==> flow/design.v <==
module i2c_shift(
	input clk,						 
	input rst_n,					 
	input [5:0] cmd,				 
	output reg trans_done,		 
	input [7:0] data_tx,			 
	input go,						 
	inout i2c_sda,					 
	output reg i2c_sclk,			 
	output reg ack_o,				 
	output reg [7:0] data_rx	 
	);
	localparam scl_cnt=50_000_000/400_000; 
	reg i2c_sda_o;
	reg i2c_sda_oe;
	assign i2c_sda=i2c_sda_oe?(i2c_sda_o?1'bz:1'b0):1'bz; 
	reg[19:0] div_cnt;
	reg div_cnt_en;
	always@(posedge clk or negedge rst_n)
	begin
		if(!rst_n) 
			div_cnt<=20'd0;
		else if(div_cnt_en)
			if(div_cnt==scl_cnt)
				div_cnt<=20'd0;
			else
				div_cnt<=div_cnt+1'b1;
		else
			div_cnt<=20'd0;
	end
	wire sclk_plus;
	assign sclk_plus=div_cnt==scl_cnt;
	reg[3:0] state;
	localparam IDLE=4'd0,
				  GEN_STA=4'd1,
				  WR_DATA=4'd2,
				  RD_DATA=4'd3,
				  CHECK_ACK=4'd4,
				  GEN_ACK=4'd5,
				  GEN_STO=4'd6;
	reg [4:0] cnt;
	always@(posedge clk or negedge rst_n)
	begin
		if(!rst_n)
		begin
			data_rx<=0;
			i2c_sda_oe<=0;
			div_cnt_en<=0;
			i2c_sda_o<=0;
			trans_done<=0;
			ack_o<=0;
			state<=IDLE;
			cnt<=0;
		end
		else
		begin
			case(state)
			IDLE:
				begin
					trans_done<=1'b0;
					i2c_sda_oe<=1'h1;
					if(go)
					begin
						div_cnt_en<=1'b1;
						if(cmd==6'd0) 
							state<=GEN_STA;
						else if(cmd==6'd1) 
							state<=RD_DATA;
						else
							state<=IDLE;
					end
					else 
					begin
						div_cnt_en<=1'b0;
						state<=IDLE;
					end
				end
				GEN_STA: 
				begin
					if(sclk_plus)
					begin
						if(cnt==3)
							cnt<=0;
						else
							cnt<=cnt+1'b1;
						case(cnt)
						0: 
							begin
								i2c_sda_oe<=1'b1;
								i2c_sda_o<=1'b1;
							end
						1: 
							begin
								i2c_sclk<=1'b1; 
							end
						2:
							begin
								i2c_sclk<=1'b1; 
								i2c_sda_o<=1'b0;
							end
						3:
							begin
								i2c_sclk<=1'b0; 
							end
						endcase
						if(cnt==3)
						begin
							if(cmd==6'd0) 
								state<=WR_DATA;
							else if(cmd==6'd1) 
								state<=RD_DATA;
						end
					end
				end
			WR_DATA:
				begin
					if(sclk_plus)
					begin
						if(cnt==31)
							cnt<=0;
						else
							cnt<=cnt+1'b1;
						case(cnt)
							0,4,8,12,16,20,24,28:
								begin
								i2c_sda_o<=data_tx[7-cnt[4:2]]; 
									i2c_sda_oe=1'b1;
								end
							1,5,9,13,17,21,25,29:
								begin
									i2c_sclk<=1; 
								end
							2,6,10,14,18,22,26,30:
								begin
									i2c_sclk<=1; 
								end
							3,7,11,15,19,23,27,31:
								begin
									i2c_sclk<=0; 
								end
							default:
								begin
									i2c_sclk<=0;
									i2c_sda_o<=1;
								end
						endcase
						if(cnt==31) 
							state<=CHECK_ACK;
					end
				end
			RD_DATA:
				begin
					if(sclk_plus)
					begin
						if(cnt==31)
							cnt<=0;
						else
							cnt<=cnt+1'b1;
						case(cnt)
							0,4,8,12,16,20,24,28:
								begin
									i2c_sda_oe<=0;
									i2c_sclk<=0; 
								end
							1,5,9,13,17,21,25,29:
								begin
									i2c_sclk<=1; 
								end
							2,6,10,14,18,22,26,30:
								begin
									i2c_sclk<=1; 
									data_rx<={data_rx[6:0],i2c_sda};
								end
							3,7,11,15,19,23,27,31:
								begin
									i2c_sclk<=0; 
								end
							default:
								begin
									i2c_sclk<=1;
									i2c_sda_o<=1;
								end
						endcase
						if(cnt==31)
							state<=CHECK_ACK;
					end
				end
			CHECK_ACK: 
				begin
					if(sclk_plus)
					begin
						if(cnt==3)
							cnt<=0;
						else
							cnt<=cnt+1'b1;
						case(cnt)
							0:
								begin
									i2c_sda_oe<=0;
									i2c_sclk<=0;
								end
							1:
								begin
									i2c_sclk<=1;
								end
							2:
								begin
									i2c_sclk<=1;
									ack_o<=i2c_sda;
								end
							3:
								begin
									i2c_sclk<=0;
								end
							default:
								begin
									i2c_sclk<=0;
									i2c_sda_o<=1;
								end
						endcase
						if(cnt==3)
							if(cmd==6'd3)
								state<=GEN_STO;
							else 
							begin
								state<=IDLE;
								trans_done<=1'b1;
							end
					end
				end
			GEN_ACK: 
				begin
					if(sclk_plus)
					begin
						if(cnt==3)
							cnt<=0;
						else
							cnt<=cnt+1'b1;
						case(cnt)
							0:
								begin
									i2c_sda_oe<=1'b1;
									i2c_sclk=0;
									if(cmd==6'd5)
										i2c_sda_o<=1'b0;
									if(cmd==6'd6)
										i2c_sda_o<=1'b1;
								end
							1:
								begin
									i2c_sclk<=1;
								end
							2:
								begin
									i2c_sclk<=1;
								end
							3:
								begin
									i2c_sclk<=0;
								end
							default:
								begin
									i2c_sclk<=0;
									i2c_sda_o<=1;
								end
						endcase
						if(cnt==3)
							if(cmd==6'd3)
								state<=GEN_STO;
							else 
							begin
								state<=IDLE;
								trans_done<=1'b1;
							end
					end
				end
			GEN_STO:
			begin
				begin
					if(sclk_plus)
					begin
						if(cnt==3)
							cnt<=0;
						else
							cnt<=cnt+1'b1;
						case(cnt)
							0:
								begin
									i2c_sda_oe<=0;
									i2c_sclk<=0;
								end
							1:
								begin
									i2c_sda_oe<=1;
									i2c_sclk<=0;
								end
							2:
								begin
									i2c_sclk<=1;
								end
							3:
								begin
									i2c_sclk<=0;
								end
							default:
								begin
									i2c_sclk<=0;
									i2c_sda_o<=1;
								end
						endcase
					end
				end
			end
		endcase
		end
	end
endmodule 
* Reports on i2c_shift
What the tools print for i2c_shift, step after step.
Lines are those of the file above, counted from 1.
Operators: Yosys type, input widths -> output width; for muxes data width and select width s.
Cell names lack the library's common part.
The mark n/a stands for no value.
- Top :: i2c_shift
- Clock input :: clk
- Library :: sky130hd
- Library corner :: tt_025C_1v80

* Elaborated design
Source: Yosys, flattened and elaborated, memories not mapped. Widths are those after wreduce. Registers that Yosys merges into a memory's read port (data or address) are not register bits. Print and check cells do not count. Equal cells are merged and count once.
- Shifts and indexed selects :: 1
- Reductions and logical operators :: 30
- Eq/ne operators :: 70
- Add/subtract/negate cells :: 3
- Multiplexer cells :: 60
** Operators with widths (count)
- $eq 5x5->1 const B :: 16
- $eq 5x4->1 const B :: 8
- $mux 20 :: 2
- $reduce_or 16->1 :: 2
- $mux 4 :: 8
- $mux 1 :: 30
- $ne 2x2->1 const B :: 14
- $reduce_or 24->1 :: 1
- $reduce_or 8->1 :: 3
- $add 20x1->20 const B :: 1
- $eq 20x7->1 const B :: 1
- $eq 5x3->1 const B :: 4
- $mux 5 :: 4
- $ne 2x1->1 const B :: 8
- $pmux 4 s4 :: 1
- $pmux 1 s2 :: 7
- $eq 4x3->1 const B :: 3
- $eq 6x3->1 const B :: 2
- $reduce_bool 6->1 :: 2
- $reduce_and 11->1 :: 1
- $reduce_and 10->1 :: 1
- $reduce_or 2->1 :: 5
- $eq 5x2->1 const B :: 2
- $pmux 5 s2 :: 1
- $ne 3x3->1 const B :: 3
- $reduce_and 3->1 :: 3
- $reduce_and 9->1 :: 1
- $eq 4x2->1 const B :: 2
Not listed: further kinds 25, cells in them 28.
- Word-level cells :: 174
- Output and inout port bits :: 12
- Register bits :: 43

* Logic depth
Longest topological path by Yosys (ltp), each cell counted once; first at word level (registers and memories cut), then after technology mapping (sequential cells cut; the memories' decode and read muxes count).
- Depth after elaboration :: 6
- ABC_AREA :: 0
- Gate-level depth with buffers :: 8

* Synthesis result
Source: synth_stat.txt of the flow (Yosys; design flattened, memories mapped). It holds for the ABC_AREA given above (unset counts as 0); a run with the other value may have another netlist.
- Cell count :: 213
- Cell area after synthesis :: 2013.2 um^2
- Flip-flops :: 34
- Buffer cells :: 16
** Cell types
- dfrtp_1 :: count 32, total area 800.768 um^2
- ha_1 :: count 7, total area 87.584 um^2
- buf_4 :: count 10, total area 75.072 um^2
- nor2_1 :: count 19, total area 71.318 um^2
- o31ai_1 :: count 9, total area 67.565 um^2
- or4_1 :: count 7, total area 52.55 um^2
- xor2_1 :: count 6, total area 52.55 um^2
- a21oi_1 :: count 10, total area 50.048 um^2
- nand3_1 :: count 10, total area 50.048 um^2
- inv_1 :: count 12, total area 45.043 um^2
- nand2_1 :: count 12, total area 45.043 um^2
- xnor2_1 :: count 5, total area 43.792 um^2
- and3_1 :: count 6, total area 37.536 um^2
- nor4_1 :: count 6, total area 37.536 um^2
- or3_1 :: count 6, total area 37.536 um^2
- edfxtp_1 :: count 1, total area 30.029 um^2
- nor4b_2 :: count 2, total area 30.029 um^2
- o21ai_0 :: count 6, total area 30.029 um^2
Other cell types: 28; their cells: 47.

* Path before layout
OpenSTA on the mapped netlist: ideal clock, no wires. The path of least setup slack (recovery checks aside). Input and output delay are each 20% of the period. Register names are those of the netlist, which keeps one name where synthesis merged equal registers.
- Kind :: input to register
- From :: input port cmd[3]
- To :: register state
- Path delay :: 1191 ps
- Arrival :: 1976 ps
- Setup slack :: 2297 ps
- Library setup time :: 87 ps
- Clock period :: 4360 ps
- Stages on the path :: 4
- Required time :: 4273 ps
- Buffers on the path :: 0
- Input delay :: 872 ps
- Synthesis period reached :: 2063 ps
"path delay" is the arrival time less input delay plus setup time.
"stages on the path": output pins that drive a net of the path, with the launching flip-flop's if there is one; two outputs of one cell count as two.
"synthesis period reached" = period - worst setup slack (recovery checks aside). The figure is calculated, with input and output delays left at 20% of the set period.
Where an end lacks its bit number, it is one bit of the signal, or one of the new flip-flops if synthesis recoded a state register.
The rows between start and end are the longest chain of elaborated cells between them; the timing report does not say that the signal goes this way. Where chains are equally long, one stands for them.
A line is the first line of the expression or statement that the cell stems from. Yosys adds cells for indexed reads and writes and turns some case tables into memories.
A register here has more assigning lines than the two given.
- Path through :: nor4_1 > nand3_1 > or4_1 > o211ai_1
- Length of the longest elaborated chain :: 6
- Elaborated cells between the ends (all ways) :: 16
- Classes of those cells :: eq/ne (3); mux (11); reduce/logical (2)
** RTL lines, path after synthesis
- start: declaration :: line 4 : input [5:0] cmd,
- $eq 6x1->1 :: line 110 : else if(cmd==6'd1)
- $mux 4 :: line 110
- $mux 4 :: line 108 : if(cmd==6'd0)
- $mux 4 :: line 106 : if(cnt==3)
- $mux 4 :: line 80 : if(sclk_plus)
- $pmux 4 s4 :: line 57 : case(state)
- end: assignment :: line 52 : state<=IDLE;
- end: assignment :: line 66 : state<=GEN_STA;
- end: declaration :: line 33 : reg[3:0] state;

* Path in the finished layout
Path of least setup slack in the final report of run 2 (OpenROAD, finished layout, wires in). Where an end is a register, its clock arrival counts in the times.
The report prints the path's times to 10 ps; the period is as set.
- Kind :: register to register
- From :: register cnt[0]
- To :: register cnt[3]
- Setup slack :: 100 ps
- Arrival :: 2210 ps
- Stages on the path :: 8
- Clock period :: 2110 ps
- Buffers on the path :: 0
- Library setup time :: 80 ps
- Required time :: 2310 ps
The rows between start and end are the longest chain of elaborated cells between them; the timing report does not say that the signal goes this way. Where chains are equally long, one stands for them.
A register here has more assigning lines than the two given.
- Path through :: dfrtp_1 > ha_1 > and3_1 > ha_1 > nor4b_2 > a21oi_2 > or4b_4 > o31ai_2
- Length of the longest elaborated chain :: 4
- Elaborated cells between the ends (all ways) :: 8
- Classes of those cells :: add/sub (1); eq/ne (2); mux (5)
** RTL lines, path after layout
- start: declaration :: line 41 : reg [4:0] cnt;
- start: assignment :: line 85 : cnt<=cnt+1'b1;
- start: assignment :: line 122 : cnt<=cnt+1'b1;
- $add 5x1->5 :: line 85
- $mux 5 :: line 82 : if(cnt==3)
- $mux 5 :: line 80 : if(sclk_plus)
- $pmux 5 s2 :: line 57 : case(state)
- end: assignment :: line 85
- end: assignment :: line 122
- end: declaration :: line 41

--- measured runs ---
2 stored runs of i2c_shift in the flow (synthesis by Yosys, layout by OpenROAD, sky130hd cells), in arbitrary order. Constraints: input delay and output delay 20% of the set period each, output load 0.01 pF.
"total power after layout" rests on the timing tool's default activity at the inputs, not on a simulated workload.

** Run 1
- Settings :: period_ns=1.77; CORE_UTILIZATION=51; PLACE_DENSITY_LB_ADDON=0.21; HOLD_SLACK_MARGIN=0.11; CELL_PAD_IN_SITES_DETAIL_PLACEMENT=2; TNS_END_PERCENT=40; ABC_AREA=1; CTS_CLUSTER_DIAMETER=283; MAX_ROUTING_LAYER=met4; CAP_MARGIN=20; CORE_MARGIN=2; SLEW_MARGIN=20
- Outcome :: not finished: placement ended with error DPL-0033

** Run 2
- Settings :: period_ns=2.11; CORE_UTILIZATION=43; CAP_MARGIN=20; CORE_MARGIN=2; SLEW_MARGIN=20
- Full die area :: 5245.4 um^2
- Total negative setup slack :: 0 ps
- Total power after layout :: 1.192 mW
- Smallest setup slack :: 100 ps
- Mapped cell area after synthesis :: 2013.2 um^2
- Final design utilization :: 53.3 %
--- end ---
